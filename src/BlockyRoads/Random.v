==> flow/design.v <==
`timescale 1ns / 1ps
module Random(
    input wire clk,
	input wire [3:0] direction,
	input wire [4:0] road_on, car_on,
	output reg [4:0] path,
	output reg [1:0] speed_data0, speed_data1, speed_data2, speed_data3, speed_data4,
	output reg [2:0] obstacle_num
	);
	reg [ 2:0] x;
	reg [10:0] cnt;
	wire [2:0] temp_num;
	initial
	begin
		x   <= 3'b0;
		cnt <= 11'b0;
	end
	assign temp_num = (path + 233) % 5;
	always @ (posedge clk)
	begin
		if (direction != 4'b0)
		begin
			x   <= (x + 1023) % 5;
			cnt <= cnt + 1023;
		end
		else
		begin
			x   <= (x + 1) % 5;
			cnt <= cnt + 1;
		end
		case (temp_num)
			3'b000:
			begin
				if (car_on[0] != 1'b1)
				begin
					obstacle_num <= temp_num;
				end
			end
			3'b001:
			begin
				if (car_on[1] != 1'b1)
				begin
					obstacle_num <= temp_num;
				end
			end
			3'b010:
			begin
				if (car_on[2] != 1'b1)
				begin
					obstacle_num <= temp_num;
				end
			end
			3'b011:
			begin
				if (car_on[3] != 1'b1)
				begin
					obstacle_num <= temp_num;
				end
			end
			3'b100:
			begin
				if (car_on[4] != 1'b1)
				begin
					obstacle_num <= temp_num;
				end
			end
		endcase
		case (x)
			3'b000:
			begin
				if (road_on[0] != 1'b1)
				begin
					path <= 5'b00001;
				end
			end
			3'b001:
			begin
				if (road_on[1] != 1'b1)
				begin
					path <= 5'b00010;
				end
			end
			3'b010:
			begin
				if (road_on[2] != 1'b1)
				begin
					path <= 5'b00100;
				end
			end
			3'b011:
			begin
				if (road_on[3] != 1'b1)
				begin
					path <= 5'b01000;
				end
			end
			3'b100:
			begin
				if (road_on[4] != 1'b1)
				begin
					path <= 5'b10000;
				end
			end
		endcase
		case (obstacle_num)
			3'b000:
			begin
				speed_data0 <= 1;
			end
			3'b001:
			begin
				speed_data1 <= 2;
			end
			3'b010:
			begin
				speed_data2 <= 2;
			end
			3'b011:
			begin
				speed_data3 <= 3;
			end
			3'b100:
			begin
				speed_data4 <= 3;
			end
		endcase
	end
endmodule
# Reports on Random
# The steps from the RTL of Random to its reports follow in flow order.
# Line numbers count from 1 in the design file above.
# Operators carry their Yosys type and port widths (W data, S select, Z words).
# Library cell names are shortened.
# A cell with - has no value.
dict set report design {
  design {Random}
  clock {clk}
  lib {sky130hd}
  lib_corner {tt_025C_1v80}
}

# Word level
# Counts by Yosys on the flattened word-level netlist (proc, flatten, opt, wreduce; memories kept). Register bits leave out memories and registers merged into their read ports (data or address). Print and check cells are left out. Cells with the same type and inputs are merged into one.
dict set report bits {
  ff_bits 11
  out_inout_bits 18
  in_bits 15
  word_cells 47
}
dict set report classes {
  div_mod_pow 3
  n_mux 13
  add_sub_neg 3
  reduce_and_logical 7
  n_eq 18
}
# operator count
set ops {}
lappend ops {{$mod A32 B3 Y32 const B} 3}
lappend ops {{$pmux W5 S5} 1}
lappend ops {{$mux W5} 5}
lappend ops {{$ne A2 B2 Y1 const B} 10}
lappend ops {{$mux W3} 6}
lappend ops {{$pmux W3 S5} 1}
lappend ops {{$eq A3 B2 Y1 const B} 4}
lappend ops {{$reduce_and A6 Y1} 2}
lappend ops {{$add A3 B10 Y11 const B} 1}
lappend ops {{$reduce_bool A5 Y1} 2}
lappend ops {{$add A5 B8 Y9 const B} 1}
lappend ops {{$eq A3 B1 Y1 const B} 2}
lappend ops {{$eq A3 B3 Y1 const B} 2}
lappend ops {{$logic_not A3 Y1} 2}
lappend ops {{$add A3 B1 Y4 const B} 1}
lappend ops {{$reduce_bool A4 Y1} 1}

# Depth
# Longest topological path by Yosys (ltp), each cell counted once; first at word level (registers and memories cut), then after technology mapping (sequential cells cut; the memories' decode and read muxes count).
dict set report logic_depth {
  ltp_word 5
  abc_area 0
  mapped_depth 30
  depth_no_buf 29
}

# Netlist
# Source: synth_stat.txt of the flow (Yosys; design flattened, memories mapped). It holds for the ABC_AREA given above (unset counts as 0); a run with the other value may have another netlist.
# Totals and module areas in this step are rounded.
# cell_type count
set types {}
lappend types {ha_1 27}
lappend types {edfxtp_1 8}
lappend types {nand2_1 41}
lappend types {nor3_1 26}
lappend types {o21ai_0 22}
lappend types {xnor2_1 12}
lappend types {a21oi_1 20}
lappend types {inv_1 26}
lappend types {nor2_1 26}
lappend types {buf_4 12}
lappend types {a211oi_1 10}
lappend types {nand3_1 14}
lappend types {dfxtp_1 3}
lappend types {mux2i_1 6}
lappend types {nor2b_1 8}
lappend types {or3_1 8}
lappend types {clkbuf_1 12}
lappend types {o211ai_1 6}
# Not listed: further types 68, cells in them 146.
dict set report mapped {
  flip_flops 11
  buffers 33
  area_um2 3120
  mapped_cells 433
  seq_area_um2 300
}

# Path before layout
# Source: OpenSTA report_checks on the synthesized netlist (no wires, ideal clock, input and output delay 20% of the period each), path of least setup slack; recovery checks are left aside. Register names are those of the netlist, which keeps one name where synthesis merged equal registers.
dict set report synth_path {
  path_type {input-to-reg}
  from {input direction[1]}
  to {register x[1]}
  t_first_pin_ns 1.536
  tclk_ns 7.68
  stages 25
  required_ns 7.608
  n_path_buf 1
  path_slack_ns 0.805
  arrival_time_ns 6.804
  delay_ns 5.340
  synth_period_reached_ns 6.875
}
# "delay_ns" is the arrival time less input delay plus setup time.
# "stages": output pins that drive a net of the path, with the launching flip-flop's if there is one; two outputs of one cell count as two.
# "synth_period_reached_ns" = period - worst setup slack (recovery checks aside). The figure is calculated, with input and output delays left at 20% of the set period.
dict set report synth_between {
  cell_sequence {nor4_1 nor2_1 inv_1 ha_1 inv_1 ha_1 and3b_1 nand2_1 a221oi_1 a2bb2oi_2 and4_1 buf_2 o21ai_2 nor2_4 or4b_2 a211oi_2 nor4_4 xnor2_1 ha_1 inv_1 nor3_1 nor3_1 o211ai_1 a2111oi_4 mux2i_1}
  cells_between 2
  lines_between 1
}
# element line_no
set synth_lines {}
lappend synth_lines {{start: declaration} 4} ;# input wire [3:0] direction,
lappend synth_lines {{end: assignment} 23} ;# x <= (x + 1023) % 5;
lappend synth_lines {{end: assignment} 28} ;# x <= (x + 1) % 5;
lappend synth_lines {{end: declaration} 10} ;# reg [ 2:0] x;
# No chain of elaborated cells between the ends is given.

# Worst path after layout
# Path of least setup slack in the final report of flow run A (OpenROAD, finished layout, wires in). Where an end is a register, its clock arrival counts in the times.
dict set report layout_path {
  path_type {input-to-reg}
  from {input direction[1]}
  to {register x[0]}
  tclk_ns 7.89
  path_slack_ns 0.48
  arrival_time_ns 7.59
  n_path_buf 2
  t_first_pin_ns 1.58
  required_ns 8.07
  stages 25
}
dict set report layout_between {
  cell_sequence {clkdlybuf4s50_1 or4_4 nand2_1 ha_1 inv_1 ha_1 and3b_1 nand2_1 a221oi_2 a2bb2oi_2 nand3_1 a22oi_1 o21ai_0 or4b_2 a211oi_2 nor4_4 xnor2_1 ha_1 inv_1 nor3_1 nor3_1 o211ai_1 a2111oi_4 buf_4 xnor2_1}
  cells_between 2
  lines_between 1
}
# element line_no
set layout_lines {}
lappend layout_lines {{start: declaration} 4} ;# input wire [3:0] direction,
lappend layout_lines {{end: assignment} 23} ;# x <= (x + 1023) % 5;
lappend layout_lines {{end: assignment} 28} ;# x <= (x + 1) % 5;
lappend layout_lines {{end: declaration} 10} ;# reg [ 2:0] x;
# No chain of elaborated cells between the ends is given.

Subject: flow runs of Random

Hi,

Top module Random; platform sky130hd; tools Yosys and OpenROAD; 2 stored runs in no particular order. Input and output delays are each 20% of the period that was set; the output load is 0.01 pF.
"achieved_period_ns" = clock period - worst setup slack. The figure is calculated, with input and output delays left at 20% of the set period.
"worstPathTime_ns" = time allowed to the worst setup path (clock period - input delay - output delay, where it has them) - its slack; a late launch clock adds to it, a late capture clock takes from it.
Measured values are rounded.

[flow] flow run A: files
==> flow/run.sh <==
#!/bin/bash
# the make line also repeats the synthesis and layout settings of config.mk as NAME=value (left out here)
make -C /OpenROAD-flow-scripts/flow DESIGN_CONFIG=/design/flow/config.mk WORK_HOME=/design/flow/orfs CLKGATE_MAP_FILE= finish
==> flow/config.mk <==
export PLATFORM = sky130hd
export DESIGN_NAME = Random
export DESIGN_NICKNAME = Random
export VERILOG_FILES = /design/flow/design.v
export SDC_FILE = /design/flow/constraint.sdc
export NUM_CORES = 4
export LEC_CHECK = 0
export CAP_MARGIN = 20
export CORE_MARGIN = 2
export CORE_UTILIZATION = 17
export GPL_ROUTABILITY_DRIVEN = 0
export PLACE_DENSITY_LB_ADDON = 0.27
export SLEW_MARGIN = 20
export TNS_END_PERCENT = 30
==> flow/constraint.sdc <==
create_clock -name core_clock -period 7.89 [get_ports {clk}]
set_input_delay 1.5780 -clock core_clock [delete_from_list [all_inputs] [get_ports {clk}]]
set_output_delay 1.5780 -clock core_clock [all_outputs]
set_load 0.01 [all_outputs]

[flow] flow run A: metrics
[metrics] worstPathTime_ns = 5.83
[metrics] path_kind = input-to-reg
[metrics] achieved_period_ns = 7.413
[metrics] ws_setup_ns = 0.477
[metrics] final_hold_ws_ns = 0.698
[metrics] finalUtil_pct = 20.8
[metrics] tns_setup_ns = 0.000
[metrics] synth_area_um2 = 3120
[metrics] final_die_area_um2 = 19400

[flow] flow run B: files
==> flow/run.sh <==
#!/bin/bash
# the make line also repeats the synthesis and layout settings of config.mk as NAME=value (left out here)
make -C /OpenROAD-flow-scripts/flow DESIGN_CONFIG=/design/flow/config.mk WORK_HOME=/design/flow/orfs CLKGATE_MAP_FILE= finish
==> flow/config.mk <==
export PLATFORM = sky130hd
export DESIGN_NAME = Random
export DESIGN_NICKNAME = Random
export VERILOG_FILES = /design/flow/design.v
export SDC_FILE = /design/flow/constraint.sdc
export NUM_CORES = 4
export LEC_CHECK = 0
export ABC_AREA = 1
export CAP_MARGIN = 20
export CORE_MARGIN = 8
export CORE_UTILIZATION = 65
export CTS_CLUSTER_DIAMETER = 218
export GPL_TIMING_DRIVEN = 0
export MIN_ROUTING_LAYER = met2
export PLACE_DENSITY_LB_ADDON = 0.29
export SLEW_MARGIN = 20
export TNS_END_PERCENT = 95
==> flow/constraint.sdc <==
create_clock -name core_clock -period 8.5 [get_ports {clk}]
set_input_delay 1.7000 -clock core_clock [delete_from_list [all_inputs] [get_ports {clk}]]
set_output_delay 1.7000 -clock core_clock [all_outputs]
set_load 0.01 [all_outputs]

[flow] flow run B: metrics
[metrics] worstPathTime_ns = 6.27
[metrics] path_kind = input-to-reg
[metrics] achieved_period_ns = 7.973
[metrics] ws_setup_ns = 0.527
[metrics] final_hold_ws_ns = 0.617
[metrics] finalUtil_pct = 72.6
[metrics] tns_setup_ns = 0.000
[metrics] synth_area_um2 = 3800
[metrics] final_die_area_um2 = 8560

Regards
